==> flow/design.v <==
module AWMC(input clk,  
                  reset,
                  start,
                  pause,
            output reg [2:0] stage,
            output reg done);
    parameter TIMER = 2'd3;
    reg [2:0] prev_state;
    reg [1:0] count;
    reg running;
    reg paused;
    always @(posedge clk or posedge reset) begin
        if(reset) begin
            stage <= 3'b111;
            prev_state <= 3'b111;
            running <= 1'b0;
            paused <= 1'b0;
            count <= 2'b00;
            done <= 1'b0;
        end
        else begin
            if(pause) begin
                running <= 1'b0;
                if(stage != 3'b111) 
                    prev_state <= stage;
                stage <= 3'b111;
                paused <= 1'b1;
            end
            else if(start | (running | paused) & !done) begin
                running <= 1'b1;
                if(paused) begin
                    stage <= prev_state;
                    paused <= 1'b0;
                end
                if(count < TIMER) begin
                    count <= count + 1;
                end
                else begin
                    if (stage == 3'b100) begin
                        done <= 1'b1;
                        running <= 1'b0;
                        stage <= 3'b111;
                        count <= 2'b00;
                    end
                    else begin
                        stage <= stage + 1;
                        done <= 1'b0;
                        count <= 2'b00;
                    end
                end
            end 
        end
    end
endmodule
* Step by step through the tools: AWMC *
Tool output for the design above, in the order of the flow.
Lines are those of the file above, counted from 1.
Operators carry their Yosys type and port widths (W data, S select, Z words).
Library cell names are shortened.
Not given: n/a

inputs
  top = AWMC
  clock = clk
  cell library = sky130hd
  timing corner = tt_025C_1v80

* Word-level counts *
Source: Yosys, flattened and elaborated, memories not mapped. Widths are those after wreduce. Registers that Yosys merges into a memory's read port (data or address) are not register bits. Print and check cells do not count. Equal cells are merged and count once.

word-level totals
  flip-flop bits (word level) = 11
  input port bits = 4
  output and inout bits = 4
  elaborated cells = 36

cells by class
  add/subtract/negate cells = 2
  order comparisons = 1
  equality and inequality tests = 3
  multiplexer cells = 13
  bitwise logic cells = 5
  reduce/logical cells = 6

operators with widths
  cell                   number
  $mux W3                5
  $mux W1                7
  $reduce_and A2 Y1      3
  $ne A3 B3 Y1 const B   2
  $add A3 B1 Y3 const B  1
  $eq A3 B3 Y1 const B   1
  $reduce_and A3 Y1      1
  $or A1 B1 Y1           2
  $not A1 Y1             2
  $add A2 B1 Y2 const B  1
  $lt A2 B2 Y1 const B   1
  $reduce_bool A2 Y1     1
  $mux W2                1
  $and A1 B1 Y1          1
  $logic_not A1 Y1       1

* Depth *
Depth = most cells in a row (Yosys ltp): at word level without a register or memory, in the mapped netlist without a sequential cell, where the memories' decode and read muxes count.

logic depth
  word-level depth = 5
  ABC_AREA = 0
  gate-level depth with buffers = 5
  gate-level depth less buffers = 5

* Mapped cells and area *
The flow's flattened synthesis, as Yosys stat reports it; memories are mapped. The netlist is that of the ABC_AREA named above (0 if unset); the other value can give another one.

mapped netlist
  cells in the netlist = 52
  synthesis area = 626.9 µm²
  area of sequential cells = 282.8 µm²
  flip-flops = 11
  buffers = 1

cells by type
  cell       number  total area (µm²)
  dfstp_2    6       157.651
  dfrtp_1    5       125.12
  mux2_2     8       90.086
  ha_1       4       50.048
  or2b_2     3       26.275
  a31oi_4    1       21.27
  mux2i_1    2       20.019
  inv_1      4       15.014
  buf_6      1       11.261
  nand2_1    3       11.261
  nor2_1     3       11.261
  or3_4      1       11.261
  a41o_1     1       10.01
  nand3_1    2       10.01
  o2bb2ai_1  1       8.758
  or2_4      1       8.758
  o21a_1     1       7.507
  o21bai_1   1       7.507

Not listed: further types 4, cells in them 4.

* Timing after synthesis *
OpenSTA on the mapped netlist: ideal clock, no wires. The path of least setup slack (recovery checks aside). Input and output delay are each 20% of the period. Register names are those of the netlist, which keeps one name where synthesis merged equal registers.

path after synthesis
  path type = register to register
  start = reg count[0]
  end = reg stage[0]
  period = 2.44 ns
  library setup time = 0.082 ns
  time at the first pin = 0.000 ns
  arrival time = 1.470 ns
  data required time = 2.358 ns
  path slack = 0.888 ns
  path delay = 1.552 ns
  stages on the path = 6
  buffers on the path = 1
  synthesis period reached = 1.552 ns

"path delay" = arrival - input delay + setup time.
"stages on the path": output pins that drive a net of the path, with the launching flip-flop's if there is one; two outputs of one cell count as two.
"synthesis period reached" is the clock period less the worst setup slack; recovery checks do not enter. This is arithmetic on one report: input and output delays are still those of the set period (20% each).
The rows between start and end are the longest chain of elaborated cells between them; the timing report does not say that the signal goes this way. Where chains are equally long, one stands for them.
Each line given opens the expression or statement behind the cell; cells for indexed reads and writes are added by Yosys, which also makes memories of some case tables.
A register here has more assigning lines than the two given.

between the ends, after synthesis
  path through = dfrtp_1 -> ha_1 -> buf_6 -> or2_4 -> a31oi_4 -> mux2_2
  length of the longest elaborated chain = 4
  elaborated cells between the ends (all ways) = 6
  RTL lines with such cells = 3
  classes of those cells = compare: 1; eq/ne: 1; mux: 3; reduce/logical: 1

ends and longest elaborated chain, after synthesis
  what           RTL line  text
  from (decl)    9         reg [1:0] count;
  from (assign)  18        count <= 2'b00;
  from (assign)  36        count <= count + 1;
  $lt A2 B2 Y1   35        if(count < TIMER) begin
  $mux W3        35
  $mux W3        29        else if(start | (running | paused) & !done) begin
  $mux W3        22        if(pause) begin
  to (assign)    32        stage <= prev_state;
  to (assign)    46        stage <= stage + 1;
  to (decl)      5         output reg [2:0] stage,

* Timing after layout *
Path of least setup slack in the final report of record 2 (OpenROAD, finished layout, wires in). Where an end is a register, its clock arrival counts in the times.

path post-layout
  path type = register to register
  start = reg count[0]
  end = reg stage[0]
  period = 1.72 ns
  library setup time = 0.07 ns
  time at the first pin = 0.24 ns
  arrival time = 1.71 ns
  data required time = 1.88 ns
  path slack = 0.17 ns
  stages on the path = 6
  buffers on the path = 1

The rows between start and end are the longest chain of elaborated cells between them; the timing report does not say that the signal goes this way. Where chains are equally long, one stands for them.
A register here has more assigning lines than the two given.

between the ends, post-layout
  path through = dfrtp_1 -> ha_2 -> buf_6 -> or2_4 -> a31oi_4 -> mux2_4
  length of the longest elaborated chain = 4
  elaborated cells between the ends (all ways) = 6
  RTL lines with such cells = 3
  classes of those cells = compare: 1; eq/ne: 1; mux: 3; reduce/logical: 1

ends and longest elaborated chain, post-layout
  what           RTL line  text
  from (decl)    9         reg [1:0] count;
  from (assign)  18        count <= 2'b00;
  from (assign)  36        count <= count + 1;
  $lt A2 B2 Y1   35        if(count < TIMER) begin
  $mux W3        35
  $mux W3        29        else if(start | (running | paused) & !done) begin
  $mux W3        22        if(pause) begin
  to (assign)    32        stage <= prev_state;
  to (assign)    46        stage <= stage + 1;
  to (decl)      5         output reg [2:0] stage,

Subject: AWMC on sky130hd, stored results

Hello all,

2 stored runs of AWMC in the flow (synthesis by Yosys, layout by OpenROAD, sky130hd cells), in arbitrary order. Constraints: input delay and output delay 20% of the set period each, output load 0.01 pF.
By "clock period achieved" is meant the clock period of the run minus its worst setup slack. This is arithmetic on one report: input and output delays are still those of the set period (20% each).
"worst setup path time" means the part of the period allowed to the worst setup path (the constraints hold back 20% at inputs and 20% at outputs) less its slack; where the path has registers, the arrival times of their clocks count too.
"overall power": no workload was simulated; the value follows from the tool's default switching activity.
Settings: n/a = not set for that run.
Results: n/a = not shown.

item                                     record 1  record 2
period_ns                                1.25      1.72
CORE_UTILIZATION                         69        27
PLACE_DENSITY                            0.56      0.47
HOLD_SLACK_MARGIN                        0.02      n/a
CORE_MARGIN                              6         2
CELL_PAD_IN_SITES_DETAIL_PLACEMENT       2         n/a
TNS_END_PERCENT                          20        n/a
ABC_AREA                                 1         n/a
GPL_ROUTABILITY_DRIVEN                   1         1
CAP_MARGIN                               40        20
MAX_ROUTING_LAYER                        met5      met5
SLEW_MARGIN                              20        15
SETUP_SLACK_MARGIN                       n/a       0.44
CORE_ASPECT_RATIO                        n/a       0.55
CELL_PAD_IN_SITES_GLOBAL_PLACEMENT       n/a       2
GPL_TIMING_DRIVEN                        n/a       0
CTS_CLUSTER_SIZE                         n/a       95
CTS_CLUSTER_DIAMETER                     n/a       389
MIN_ROUTING_LAYER                        n/a       met1
setup slack of the worst path (ns)       n/a       0.175
overall power (W)                        n/a       0.001761
worst setup path time (ns)               n/a       1.55
worst setup path kind                    n/a       register to register
chip area after synthesis (Yosys) (µm²)  n/a       626.9
total die area (µm²)                     n/a       2740.5
clock period achieved (ns)               n/a       1.545
standard-cell area after routing (µm²)   n/a       952.2

Record 1: stopped before the end: floorplanning reported PDN-0185

Thanks
